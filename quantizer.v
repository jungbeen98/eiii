==> flow/design.v <==
`timescale 1ns / 1ps
module quant_divider(
	input         clk,
	input         reset_n,
    input  [7:0]  i_index,
	input  [31:0] i_unit,
	input  [31:0] i_activation,
	output [7:0]  o_index,
	output [31:0] o_left,
	output [31:0] o_unit
);
    reg [7:0]  r_index;
    reg [31:0] r_left;
    reg [31:0] r_unit;
    always@(posedge clk or negedge reset_n) begin
        if (!reset_n) begin
            r_index <=  1'd0;
            r_left  <= 32'd0;
            r_unit  <= 32'd0;
        end else begin
            r_unit  <= {1'd0, i_unit[31:1]};  
            if ((i_activation == 32'd0) | (i_activation < i_unit)) begin 
                r_index <= {i_index[6:0], 1'd0};
                r_left  <= i_activation;
            end else begin
                r_index <= {i_index[6:0], 1'd1};
                r_left  <= i_activation - i_unit;
            end
        end
    end
assign o_index = r_index;
assign o_left  = r_left;
assign o_unit  = r_unit;
endmodule
`timescale 1ns / 1ps
module quant_pre(
    input         clk,
    input         reset_n,
    input  [31:0] i_max,
    input  [31:0] i_activation,
    output [31:0] o_unit,
    output [31:0] o_activation
);
    reg [31:0] r_unit;
    reg [31:0] r_activation;
    always@(posedge clk or negedge reset_n) begin
        if (!reset_n) begin
		    r_unit       <= 32'd0;
			r_activation <= 32'd0;
        end else begin
            if (i_activation[30:23] > i_max[30:23]) begin 
                r_unit <= 32'h80000000; 
                r_activation <= 32'hff000000; 
            end else if (i_activation[30:23] < (i_max[30:23] - 8'd8)) begin 
                r_unit <= 32'h00000008;
                r_activation <= 32'd0;
            end else begin
                r_unit <= {2'd1, i_max[22:0], 7'd0};
                case (i_max[30:23] - i_activation[30:23])
                    8'd8:    r_activation <= {9'd1, i_activation[22:0]};
                    8'd7:    r_activation <= {8'd1, i_activation[22:0], 1'd0};
                    8'd6:    r_activation <= {7'd1, i_activation[22:0], 2'd0};
                    8'd5:    r_activation <= {6'd1, i_activation[22:0], 3'd0};
                    8'd4:    r_activation <= {5'd1, i_activation[22:0], 4'd0};
                    8'd3:    r_activation <= {4'd1, i_activation[22:0], 5'd0};
                    8'd2:    r_activation <= {3'd1, i_activation[22:0], 6'd0};
                    8'd1:    r_activation <= {2'd1, i_activation[22:0], 7'd0};
                    default: r_activation <= {1'd1, i_activation[22:0], 8'd0};
                endcase
            end
        end
    end
    assign o_unit = r_unit;
    assign o_activation = r_activation;
endmodule
`timescale 1ns / 1ps
module quantizer(
    input         clk,
    input         reset_n,
    input  [31:0] i_max,
    input  [31:0] i_activation,
    output [7:0]  o_index
);
    wire [7:0]  w_index[7:0];
    wire [31:0] w_left [7:0];
    wire [31:0] w_unit [7:0];
    quant_pre u_quant_pre(
        .clk(clk),
        .reset_n(reset_n),
        .i_max(i_max),
        .i_activation(i_activation),
        .o_unit(w_unit[0]),
        .o_activation(w_left[0])
    );
    quant_divider u_quant_divider_1 (
        .clk(clk), .reset_n(reset_n),
        .i_index(8'd0), .i_unit(w_unit[0]), .i_activation(w_left[0]), 
	    .o_index(w_index[0]), .o_left(w_left[1]), .o_unit(w_unit[1])
    );
    quant_divider u_quant_divider_2 (
        .clk(clk), .reset_n(reset_n),
        .i_index(w_index[0]), .i_unit(w_unit[1]), .i_activation(w_left[1]), 
	    .o_index(w_index[1]), .o_left(w_left[2]), .o_unit(w_unit[2])
    );
    quant_divider u_quant_divider_3 (
        .clk(clk), .reset_n(reset_n),
        .i_index(w_index[1]), .i_unit(w_unit[2]), .i_activation(w_left[2]), 
	    .o_index(w_index[2]), .o_left(w_left[3]), .o_unit(w_unit[3])
    );
    quant_divider u_quant_divider_4 (
        .clk(clk), .reset_n(reset_n),
        .i_index(w_index[2]), .i_unit(w_unit[3]), .i_activation(w_left[3]), 
	    .o_index(w_index[3]), .o_left(w_left[4]), .o_unit(w_unit[4])
    );
    quant_divider u_quant_divider_5 (
        .clk(clk), .reset_n(reset_n),
        .i_index(w_index[3]), .i_unit(w_unit[4]), .i_activation(w_left[4]), 
	    .o_index(w_index[4]), .o_left(w_left[5]), .o_unit(w_unit[5])
    );
    quant_divider u_quant_divider_6 (
        .clk(clk), .reset_n(reset_n),
        .i_index(w_index[4]), .i_unit(w_unit[5]), .i_activation(w_left[5]), 
	    .o_index(w_index[5]), .o_left(w_left[6]), .o_unit(w_unit[6])
    );
    quant_divider u_quant_divider_7 (
        .clk(clk), .reset_n(reset_n),
        .i_index(w_index[5]), .i_unit(w_unit[6]), .i_activation(w_left[6]), 
	    .o_index(w_index[6]), .o_left(w_left[7]), .o_unit(w_unit[7])
    );
    quant_divider u_quant_divider_8 (
        .clk(clk), .reset_n(reset_n),
        .i_index(w_index[6]), .i_unit(w_unit[7]), .i_activation(w_left[7]), 
	    .o_index(w_index[7]), .o_left(), .o_unit()
    );
    assign o_index = w_index[7];
endmodule
Tool chain data of quantizer
What the tools print for quantizer, step after step.
Lines are those of the file above, counted from 1.
Library cell names are shortened.
The mark - stands for no value.
- top: quantizer
- clock port: clk
- cell library: sky130hd
- timing corner: tt_025C_1v80

After elaboration
Counts by Yosys on the flattened word-level netlist (proc, flatten, opt, wreduce). Print and check cells are left out. Cells with the same type and inputs are merged into one.
- output and inout port bits at 8
- bits of input ports: 66
- noted elaborated cells: 87
- register bits at 520
- equality and inequality tests at 8
- mux-type cells at 20
- reductions and logical operators at 8
- bitwise gates (word level): 8
- add/subtract/negate cells: 9
- noted magnitude comparators: 10
- operators with widths (operator ; count):
    two-way mux 32 bit ; 10
    zero test 32 bit ; 8
    case mux 32 bit (select 8 bit) ; 1
    less-than comparator 32 x 25 -> 1 bit ; 1
    subtractor 32 x 26 -> 32 bit ; 1
    less-than comparator 32 x 26 -> 1 bit ; 1
    subtractor 32 x 27 -> 32 bit ; 1
    less-than comparator 32 x 27 -> 1 bit ; 1
    subtractor 32 x 28 -> 32 bit ; 1
    less-than comparator 32 x 28 -> 1 bit ; 1
    subtractor 32 x 29 -> 32 bit ; 1
    less-than comparator 32 x 29 -> 1 bit ; 1
    subtractor 32 x 30 -> 32 bit ; 1
    less-than comparator 32 x 30 -> 1 bit ; 1
    subtractor 32 x 31 -> 32 bit ; 1
    less-than comparator 32 x 31 -> 1 bit ; 1
    subtractor 32 bit ; 1
    less-than comparator 32 bit ; 1
    == test 8 x 3 -> 1 bit with constant B ; 4
    two-way mux 31 bit ; 1
    == test 8 x 2 -> 1 bit with constant B ; 2
    bitwise OR 1 bit ; 8
    == test 8 x 1 -> 1 bit with constant B ; 1
    subtractor 8 x 4 -> 8 bit with constant B ; 1
    == test 8 x 4 -> 1 bit with constant B ; 1
    subtractor 8 bit ; 1
    greater-than comparator 8 bit ; 1
    less-than comparator 8 bit ; 1
    two-way mux 1 bit ; 8

Longest topological paths
Depth = most cells in a row (Yosys ltp): at word level without a register or memory, in the mapped netlist without a sequential cell, where the memories' decode and read muxes count.
- word-level depth: 5
- ABC_AREA: 0
- gate-level depth with buffers: 15
- gate-level depth less buffers: 13

Mapped cells and area
Yosys stat after the flow's synthesis: flattened, memories mapped to cells. It holds for the ABC_AREA given above (unset counts as 0); a run with the other value may have another netlist.
The area totals of this step are shown rounded.
- cells by type (cell ; count ; total area (um^2)):
    dfrtp_1 ; 496 ; 1.24E+04
    ha_1 ; 225 ; 2815.2
    o21ai_0 ; 220 ; 1.1E+03
    inv_1 ; 272 ; 1.02E+03
    a21oi_1 ; 189 ; 945.907
    nand2_1 ; 240 ; 900.864
    xnor2_1 ; 96 ; 840.806
    xor2_1 ; 86 ; 753.222
    mux2_2 ; 59 ; 664.387
    nor2_1 ; 151 ; 566.794
    a21o_1 ; 70 ; 525.504
    nor4_1 ; 73 ; 456.688
    clkbuf_1 ; 62 ; 232.723
    nand3_1 ; 45 ; 225.216
    o21a_1 ; 29 ; 217.709
    nor3_1 ; 40 ; 200.192
    o21bai_1 ; 26 ; 195.187
    and3_1 ; 31 ; 193.936
Not listed: further types 77, cells in them 400.
- noted buffer cells: 84
- noted synthesis area: 27400 um^2
- mapped flip-flops at 496
- cell count: 2810
- area of sequential cells: 12400 um^2
The figures by module come from a second, unflattened synthesis with its own total; it is not the netlist above.
- noted cells (unflattened synthesis): 3884
- area total of the unflattened synthesis at 39100 um^2
Each row is one instance without its submodules.
- modules (module ; area (um^2) ; cells ; seq. area (um^2) ; instances):
    quant_divider ; 4360 ; 424 ; 1780 ; 8
    quant_pre ; 4250 ; 491 ; 1450 ; 1
    quantizer ; 3.8 ; 1 ; 0.0 ; 1

Timing after synthesis
Path of least setup slack by OpenSTA after synthesis, without wires, with an ideal clock, recovery checks aside; 20% of the period is set as input and as output delay. Where synthesis merged equal registers, the netlist keeps one of their names.
- path kind: input to register
- start point: input port i_max[23]
- end point: register u_quant_pre.r_activation[26]
- clock period: 7.69 ns
- path buffers: 2
- noted path delay: 3.010 ns
- external input delay at 1.538 ns
- noted driving pins on the path: 15
- library setup time: 0.079 ns
- slack at 3.141 ns
- noted required time: 7.611 ns
- noted data arrival time: 4.469 ns
- launch time at the first pin at 1.538 ns
- synthesis period reached: 4.549 ns
"path delay" is the arrival time less input delay plus setup time.
"driving pins on the path" counts driving pins, that of a launching flip-flop among them; a cell with two outputs on the path counts twice.
"synthesis period reached" = period - worst setup slack (recovery checks aside). The figure is calculated, with input and output delays left at 20% of the set period.
The rows between start and end are the longest chain of elaborated cells between them; the timing report does not say that the signal goes this way. Where chains are equally long, one stands for them.
Each line given opens the expression or statement behind the cell; cells for indexed reads and writes are added by Yosys, which also makes memories of some case tables.
At most two assigning lines are given for a register; there are more.
- path through: inv_1 -> ha_1 -> fa_1 -> nand3b_1 -> nor4_1 -> mux2i_1 -> o41ai_1 -> nor2_1 -> nor4_2 -> and2_0 -> clkbuf_1 -> buf_2 -> nand2_1 -> o21ai_0 -> a2bb2oi_1
- length of the longest elaborated chain at 5
- elaborated cells between the ends (all ways) at 15
- source lines of those cells: 3
- classes of those cells: add/sub: 2; compare: 2; eq/ne: 8; mux: 3
- ends and longest elaborated chain, after synthesis (element ; line ; text):
    from (decl) ; 80 ; input  [31:0] i_max,
    subtractor 8 bit ; 59 ; case (i_max[30:23] - i_activation[30:23])
    == test 8 x 1 -> 1 bit ; 59 ;
    case mux 32 bit (select 8 bit) ; 59 ;
    two-way mux 32 bit ; 54 ; end else if (i_activation[30:23] < (i_max[30:23] - 8'd8)) begin
    two-way mux 32 bit ; 51 ; if (i_activation[30:23] > i_max[30:23]) begin
    to (assign) ; 60 ; 8'd8:    r_activation <= {9'd1, i_activation[22:0]};
    to (assign) ; 61 ; 8'd7:    r_activation <= {8'd1, i_activation[22:0], 1'd0};
    to (decl) ; 45 ; reg [31:0] r_activation;

Path in the finished layout
Path of least setup slack in the final report of entry A (OpenROAD, finished layout, wires in). Where an end is a register, its clock arrival counts in the times.
- path kind: register to register
- start point: register u_quant_divider_3.r_left[0]
- end point: register u_quant_divider_4.r_left[14]
- noted data arrival time: 3.87 ns
- noted required time: 3.38 ns
- launch time at the first pin at 0.63 ns
- slack at -0.50 ns
- library setup time: 0.11 ns
- noted driving pins on the path: 16
- clock period: 2.85 ns
- path buffers: 3
The rows between start and end are the longest chain of elaborated cells between them; the timing report does not say that the signal goes this way. Where chains are equally long, one stands for them.
At most two assigning lines are given for a register; there are more.
- path through: dfrtp_1 -> inv_2 -> ha_4 -> ha_4 -> or3b_4 -> a31oi_4 -> nor4_4 -> o21ai_1 -> buf_4 -> a31o_4 -> o211ai_1 -> a211o_1 -> o31a_4 -> buf_12 -> clkbuf_16 -> mux2_2
- length of the longest elaborated chain at 3
- elaborated cells between the ends (all ways) at 5
- source lines of those cells: 2
- classes of those cells: add/sub: 1; compare: 1; mux: 1; logic: 1; reduce/logical: 1
- ends and longest elaborated chain, after layout (element ; line ; text):
    from (decl) ; 13 ; reg [31:0] r_left;
    from (assign) ; 24 ; r_left  <= i_activation;
    from (assign) ; 27 ; r_left  <= i_activation - i_unit;
    less-than comparator 32 x 29 -> 1 bit ; 22 ; if ((i_activation == 32'd0) | (i_activation < i_unit)) begin
    bitwise OR 1 bit ; 22 ;
    two-way mux 32 bit ; 22 ;
    to (assign) ; 24 ;
    to (assign) ; 27 ;
    to (decl) ; 13 ;

Appendix: measured runs

2 stored runs of quantizer in the flow (synthesis by Yosys, layout by OpenROAD, sky130hd cells), in arbitrary order. Constraints: input delay and output delay 20% of the set period each, output load 0.01 pF.
"achieved clock period": clock period set for the run, less the worst setup slack. It is reckoned from that one timing run; input and output delays stay at 20% of the period that was set.
"worst setup path time": the worst setup path's part of the clock period (all of it between registers, 20% less for each end at a port) less its slack. A launch clock that arrives late makes it longer, a capture clock that arrives late makes it shorter.
"power": no workload was simulated; the value follows from the tool's default switching activity.
Values from the reports are rounded here.

Entry A
Settings were period_ns = 2.85; CORE_UTILIZATION = 20; PLACE_DENSITY_LB_ADDON = 0.18; CELL_PAD_IN_SITES_GLOBAL_PLACEMENT = 1; CELL_PAD_IN_SITES_DETAIL_PLACEMENT = 2; CAP_MARGIN = 35; SLEW_MARGIN = 10; MIN_ROUTING_LAYER = met1; CORE_MARGIN = 2
- post-synthesis cell area: 27400 um^2
- die outline area at 140000 um^2
- standard-cell area of the final layout at 43900 um^2
- final utilization at 0.324
- worst setup slack after layout at -0.497 ns
- total negative slack on setup checks at -59.7 ns
- noted the worst hold slack after layout: 0.337 ns
- noted the power: 50000 uW
- achieved clock period: 3.347 ns
- worst setup path time: 3.35 ns
- class of the worst setup path: register to register

Entry B
Settings were period_ns = 5.78; CORE_UTILIZATION = 62; PLACE_DENSITY_LB_ADDON = 0.13; CORE_ASPECT_RATIO = 0.72; CELL_PAD_IN_SITES_DETAIL_PLACEMENT = 0; TNS_END_PERCENT = 20; CTS_CLUSTER_DIAMETER = 189; SLEW_MARGIN = 30; MAX_ROUTING_LAYER = met5; CAP_MARGIN = 20; CORE_MARGIN = 2
- post-synthesis cell area: 27400 um^2
- die outline area at 45900 um^2
- standard-cell area of the final layout at 30500 um^2
- final utilization at 0.697
- worst setup slack after layout at 1.30 ns
- total negative slack on setup checks at 0.000 ns
- noted the worst hold slack after layout: 0.346 ns
- noted the power: 17300 uW
- achieved clock period: 4.485 ns
- worst setup path time: 4.48 ns
- class of the worst setup path: register to register
